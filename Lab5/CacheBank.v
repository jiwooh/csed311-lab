==> flow/design.v <==
module CacheBank (
    input bank_active,
    input reset,
    input clk,
    input mem_rw,
    input [31:0] addr,
    input data_ready,
    input is_input_valid,
    input data_write_back_complete,
    input [127:0] input_set,
    input [31:0] input_line,
    output reg [127:0] output_set,
    output [31:0] output_line,
    output [31:0] output_addr,
    output reg dmem_read,
    output reg dmem_write,
    output reg [1:0] cache_state,
    output is_hit);
  integer i;
  wire [24:0] inst_tag;
  wire [2:0] set_index;
  wire [1:0] block_offset;
  assign inst_tag = addr[31:7];
  assign set_index = addr[6:4];
  assign block_offset = addr[3:2];
  reg [24:0] tag_bank [7:0];
  reg valid_bank [7:0];
  reg dirty_bank [7:0];
  reg [127:0] data_bank [7:0];
  wire [24:0] tag_out;
  wire valid_out;
  wire dirty_out;
  wire [127:0] data_out;
  assign tag_out = tag_bank[set_index];
  assign valid_out = valid_bank[set_index];
  assign dirty_out = dirty_bank[set_index];
  assign data_out = data_bank[set_index];
  DataMux datamux(
    .x0(data_out[31:0]),
    .x1(data_out[63:32]),
    .x2(data_out[95:64]),
    .x3(data_out[127:96]),
    .sel(block_offset),
    .y(output_line)
  );
  assign is_hit = (inst_tag == tag_out) && valid_out;
  always @(posedge clk) begin
    if (reset) begin
      cache_state<=2'b00;
      for (i = 0; i < 8; i = i + 1) begin
        tag_bank[i] <= 25'b0;
        valid_bank[i] <= 0;
        dirty_bank[i] <= 0;
        data_bank[i] <= 128'b0;
      end
    end
    else if (bank_active==1) begin
      if(is_input_valid) begin
        if (is_hit) begin  
          cache_state<=2'b00;
          dmem_read <= 0;
          dmem_write <= 0;
        end
        else begin 
          if (dirty_bank[set_index] == 1) begin
            cache_state<=2'b01;
            output_set <= data_bank[set_index];
            output_addr <={tag_out, set_index, 4'b0000};
            dmem_read <= 0; 
            dmem_write <= 1;
          end
          else begin 
            cache_state<=2'b10;
            dmem_read <= 1;
            dmem_write <= 0;
          end
          if(data_write_back_complete==1) begin
            dirty_bank[set_index] <= 0;
            cache_state<=2'b00;
          end
          if (data_ready) begin
            cache_state<=2'b11;
            data_bank[set_index] <= input_set;
            tag_bank[set_index] <= inst_tag;
            valid_bank[set_index] <= 1;
            dirty_bank[set_index] <= 0;
            dmem_write <= 0;
          end
        end
        if (mem_rw == 1) begin  
          if(cache_state==2'b11||cache_state==2'b00) begin
            dirty_bank[set_index] <= 1;
            case (block_offset)
              0: begin
                data_bank[set_index][31:0] <= input_line;
              end
              1: begin
                data_bank[set_index][63:32] <= input_line;
              end
              2: begin
                data_bank[set_index][95:64] <= input_line;
              end
              3: begin
                data_bank[set_index][127:96] <= input_line;
              end
            endcase
          end
        end
      end
    end
  end
endmodule
module DataMux (
    input [31:0] x0, 
    input [31:0] x1, 
    input [31:0] x2, 
    input [31:0] x3, 
    input [1:0] sel, 
    output reg [31:0] y
);
    always @(*) begin
        if (sel == 2'b00) begin
            y = x0;
        end else if (sel == 2'b01) begin
            y = x1;
        end else if (sel == 2'b10) begin
            y = x2;
        end else if (sel == 2'b11) begin
            y = x3;
        end else begin
            y = 32'b0;
        end
    end
endmodule
* Reports on CacheBank
What the tools print for CacheBank, step after step. Lines are those of the file above, counted from 1. Library cell names are shortened. Not given: n/a
Inputs: design top CacheBank, clock clk, cell library sky130hd, timing corner tt_025C_1v80

* Word-level counts
Source: Yosys, flattened and elaborated, memories not mapped. Widths are those after wreduce. Registers that Yosys merges into a memory's read port (data or address) are not register bits. Print and check cells do not count. Equal cells are merged and count once. Yosys's memory passes give these memory sizes; they may raise the number of words (mostly to a power of two), join words into wider ones and drop unused or constant bits.
Operators by class: equal/unequal tests 5, muxes and demuxes 104, bitwise operators 17, reductions and logical operators 12
Operators by type and width (count):
- 128-bit two-way mux | 29
- 32-bit two-way mux | 15
- 25-bit two-way mux | 5
- 96-bit two-way mux | 1
- 64-bit two-way mux | 1
- 2-bit two-way mux | 24
- 25-bit equality test | 1
- 1-bit two-way mux | 20
- 2-bit case mux with 2-bit select | 4
- 1-bit bitwise OR | 15
- 3-bit two-way mux | 5
- 3-bit OR reduction | 4
- 2-bit equality test (second input constant) | 3
- 5-bit AND reduction | 1
- 2-bit logical NOT | 2
- 3-bit AND reduction | 1
- 1-bit inverter | 2
- 2-bit by 1-bit equality test with 1-bit output (second input constant) | 1
- 2-bit AND reduction | 1
- 2-bit OR reduction | 1
- 1-bit logical AND | 1
- 1-bit logical OR | 1
Storage and ports: register bits 160, memory bits (writable) 1240, memory cells 4, bits of input ports 199
Memories:
- data_bank | depth 8, width 128, line 29 | reg [127:0] data_bank [7:0];
- tag_bank | depth 8, width 25, line 26 | reg [24:0] tag_bank [7:0];
- dirty_bank | depth 8, width 1, line 28 | reg dirty_bank [7:0];
- valid_bank | depth 8, width 1, line 27 | reg valid_bank [7:0];

* Logic depth
Yosys ltp: most cells in a row. Word level: on the elaborated netlist, between registers, memories and ports. Mapped: between sequential cells and ports; inverters and the memories' decode and read muxes count.
Logic depth: depth in word-level cells 12, ABC_AREA 0, mapped depth 13, depth with buffers taken out 7

* Synthesis result
Source: synth_stat.txt of the flow (Yosys; design flattened, memories mapped). It holds for the ABC_AREA given above (unset counts as 0); a run with the other value may have another netlist.
Mapped netlist: cell count 4490, cell area after synthesis 63427.1 um^2, sequential part of the area 41940.2 um^2, mapped flip-flops 1400, buffers 569
Cells by type (count):
- edfxtp_1 | 1390
- a211oi_1 | 1033
- a22oi_1 | 345
- mux2i_1 | 178
- clkbuf_1 | 380
- mux4_2 | 48
- nor3_1 | 215
- mux2_2 | 74
- a221oi_1 | 64
- buf_4 | 69
- a22o_1 | 52
- buf_2 | 89
- nand4_1 | 63
- a21oi_1 | 61
- nand3_1 | 54
- nor2_1 | 64
- nand2_1 | 59
- dfxtp_1 | 10
Other cell types: 36; their cells: 242. The figures by module come from a second, unflattened synthesis with its own total; it is not the netlist above.
Second synthesis, totals: cell total of the unflattened synthesis 4754, area total of the unflattened synthesis 64659.5 um^2
Rows give one instance, submodules left out.
Modules:
- CacheBank | times used 1, cells 4715, area 63845.0 um^2
- DataMux | times used 1, cells 39, area 814.5 um^2

* Path before layout
Source: OpenSTA report_checks on the synthesized netlist (no wires, ideal clock, input and output delay 20% of the period each), path of least setup slack; recovery checks are left aside. Register names are those of the netlist, which keeps one name where synthesis merged equal registers.
Path after synthesis: kind input to register, start point input port addr[4], end point register output_addr[10], period 40.4 ns, external input delay 8.080 ns, library setup time 1.053 ns, arrival time 24.775 ns, required time 39.347 ns, slack 14.572 ns, path delay 17.748 ns, stages 10, path buffers 6, period reached after synthesis 25.828 ns
"path delay" is the arrival time less input delay plus setup time. "stages": output pins that drive a net of the path, with the launching flip-flop's if there is one; two outputs of one cell count as two. "period reached after synthesis" is the clock period less the worst setup slack; recovery checks do not enter. This is arithmetic on one report: input and output delays are still those of the set period (20% each). Between the ends stands the longest chain of elaborated cells between them, by number of cells; it is not shown to be the way that was timed. Of several equally long chains one is given. Each line given opens the expression or statement behind the cell; cells for indexed reads and writes are added by Yosys, which also makes memories of some case tables. A memory read counts as a cell of the chain, while the word-level depth stops at memories.
On the way, after synthesis: path through buf_2 -> buf_2 -> buf_2 -> clkbuf_1 -> and3_1 -> clkbuf_1 -> clkbuf_1 -> a22oi_1 -> and4_1 -> nor4_1, length of the longest elaborated chain 5
RTL lines, path after synthesis:
- from (decl) | line 6 | input [31:0] addr,
- memory read 8 x 25 bit | line 26 | reg [24:0] tag_bank [7:0];
- 25-bit equality test | line 46 | assign is_hit = (inst_tag == tag_out) && valid_out;
- 1-bit logical AND | line 46
- 1-bit inverter
- 5-bit AND reduction
- to (assign) | line 68 | output_addr <={tag_out, set_index, 4'b0000};
- to (decl) | line 14 | output [31:0] output_addr,

* Worst path after layout
Path of least setup slack in the final report of run A (OpenROAD, finished layout, wires in). Where an end is a register, its clock arrival counts in the times.
Path post-layout: kind input to output, start point input port addr[5], end point output port output_line[6], period 45.1 ns, external input delay 9.02 ns, output delay 9.02 ns, arrival time 14.62 ns, required time 36.08 ns, slack 21.46 ns, stages 9, path buffers 5
Between the ends stands the longest chain of elaborated cells between them, by number of cells; it is not shown to be the way that was timed. Of several equally long chains one is given. A memory read counts as a cell of the chain, while the word-level depth stops at memories.
On the way, post-layout: path through buf_4 -> buf_4 -> and3_4 -> buf_4 -> buf_4 -> a22oi_1 -> nand4_1 -> mux4_2 -> clkdlybuf4s50_1, length of the longest elaborated chain 5
RTL lines, path post-layout:
- from (decl) | line 6 | input [31:0] addr,
- memory read 8 x 128 bit | line 29 | reg [127:0] data_bank [7:0];
- 32-bit two-way mux | line 128 | end else if (sel == 2'b11) begin
- 32-bit two-way mux | line 126 | end else if (sel == 2'b10) begin
- 32-bit two-way mux | line 124 | end else if (sel == 2'b01) begin
- 32-bit two-way mux | line 122 | if (sel == 2'b00) begin
- to (decl) | line 13 | output [31:0] output_line,
Nets of the timed path that keep an RTL name, with a line that drives or declares them; the list need not be complete.
Nets with RTL names, path post-layout:
- data_out[102] | line 37 | assign data_out = data_bank[set_index];

## Implementation results

Top module CacheBank; platform sky130hd; tools Yosys and OpenROAD; 2 stored runs in no particular order. Input and output delays are each 20% of the period that was set; the output load is 0.01 pF.
By "clock period reached" is meant the clock period of the run minus its worst setup slack. This is arithmetic on one report: input and output delays are still those of the set period (20% each).
"time used up by the worst setup path" is the time allowed to the run's worst setup path (the clock period less input and output delay, where it has them) less its slack. Clock arrival times count: a late capture clock shortens it, a late launch clock lengthens it.
By "total design power" is meant OpenSTA's value without simulated activity: inputs other than the clock are taken to toggle once in ten clock periods, and the tool carries that through the logic.

[run A] flow files
==> flow/run.sh <==
#!/bin/bash
# the make line also repeats the synthesis and layout settings of config.mk as NAME=value (left out here)
make -C /OpenROAD-flow-scripts/flow DESIGN_CONFIG=/design/flow/config.mk WORK_HOME=/design/flow/orfs CLKGATE_MAP_FILE= finish
==> flow/config.mk <==
export PLATFORM = sky130hd
export DESIGN_NAME = CacheBank
export DESIGN_NICKNAME = CacheBank
export VERILOG_FILES = /design/flow/design.v
export SDC_FILE = /design/flow/constraint.sdc
export NUM_CORES = 4
export LEC_CHECK = 0
export CAP_MARGIN = 20
export CORE_MARGIN = 2
export CORE_UTILIZATION = 27
export CTS_CLUSTER_DIAMETER = 286
export GPL_ROUTABILITY_DRIVEN = 0
export HOLD_SLACK_MARGIN = 0.25
export MAX_ROUTING_LAYER = met4
export PLACE_DENSITY_LB_ADDON = 0.19
export SLEW_MARGIN = 20
export TNS_END_PERCENT = 50
==> flow/constraint.sdc <==
create_clock -name core_clock -period 45.1 [get_ports {clk}]
set_input_delay 9.0200 -clock core_clock [delete_from_list [all_inputs] [get_ports {clk}]]
set_output_delay 9.0200 -clock core_clock [all_outputs]
set_load 0.01 [all_outputs]

[run A] result: worst hold slack in the final report 0.474 ns; time used up by the worst setup path 5.60 ns; kind of the worst setup path input to output; total design power 3076 uW; worst setup slack after layout 21.462 ns; post-route utilization 0.323; setup TNS 0.000 ns; standard-cell area of the final layout 75352.3 um^2; synthesized cell area 63427.1 um^2; die footprint 238808.0 um^2; clock period reached 23.638 ns

[run B] flow files
==> flow/run.sh <==
#!/bin/bash
# the make line also repeats the synthesis and layout settings of config.mk as NAME=value (left out here)
make -C /OpenROAD-flow-scripts/flow DESIGN_CONFIG=/design/flow/config.mk WORK_HOME=/design/flow/orfs CLKGATE_MAP_FILE= finish
==> flow/config.mk <==
export PLATFORM = sky130hd
export DESIGN_NAME = CacheBank
export DESIGN_NICKNAME = CacheBank
export VERILOG_FILES = /design/flow/design.v
export SDC_FILE = /design/flow/constraint.sdc
export NUM_CORES = 4
export LEC_CHECK = 0
export CAP_MARGIN = 20
export CELL_PAD_IN_SITES_DETAIL_PLACEMENT = 0
export CELL_PAD_IN_SITES_GLOBAL_PLACEMENT = 0
export CORE_ASPECT_RATIO = 0.55
export CORE_MARGIN = 2
export CORE_UTILIZATION = 48
export CTS_CLUSTER_DIAMETER = 391
export HOLD_SLACK_MARGIN = 0.04
export SETUP_SLACK_MARGIN = 5.0
export SLEW_MARGIN = 20
export TNS_END_PERCENT = 60
==> flow/constraint.sdc <==
create_clock -name core_clock -period 46.4 [get_ports {clk}]
set_input_delay 9.2800 -clock core_clock [delete_from_list [all_inputs] [get_ports {clk}]]
set_output_delay 9.2800 -clock core_clock [all_outputs]
set_load 0.01 [all_outputs]

[run B] result: worst hold slack in the final report 0.477 ns; time used up by the worst setup path 5.47 ns; kind of the worst setup path input to output; total design power 2818 uW; worst setup slack after layout 22.372 ns; post-route utilization 0.558; setup TNS 0.000 ns; standard-cell area of the final layout 72784.8 um^2; synthesized cell area 63427.1 um^2; die footprint 135193.0 um^2; clock period reached 24.028 ns
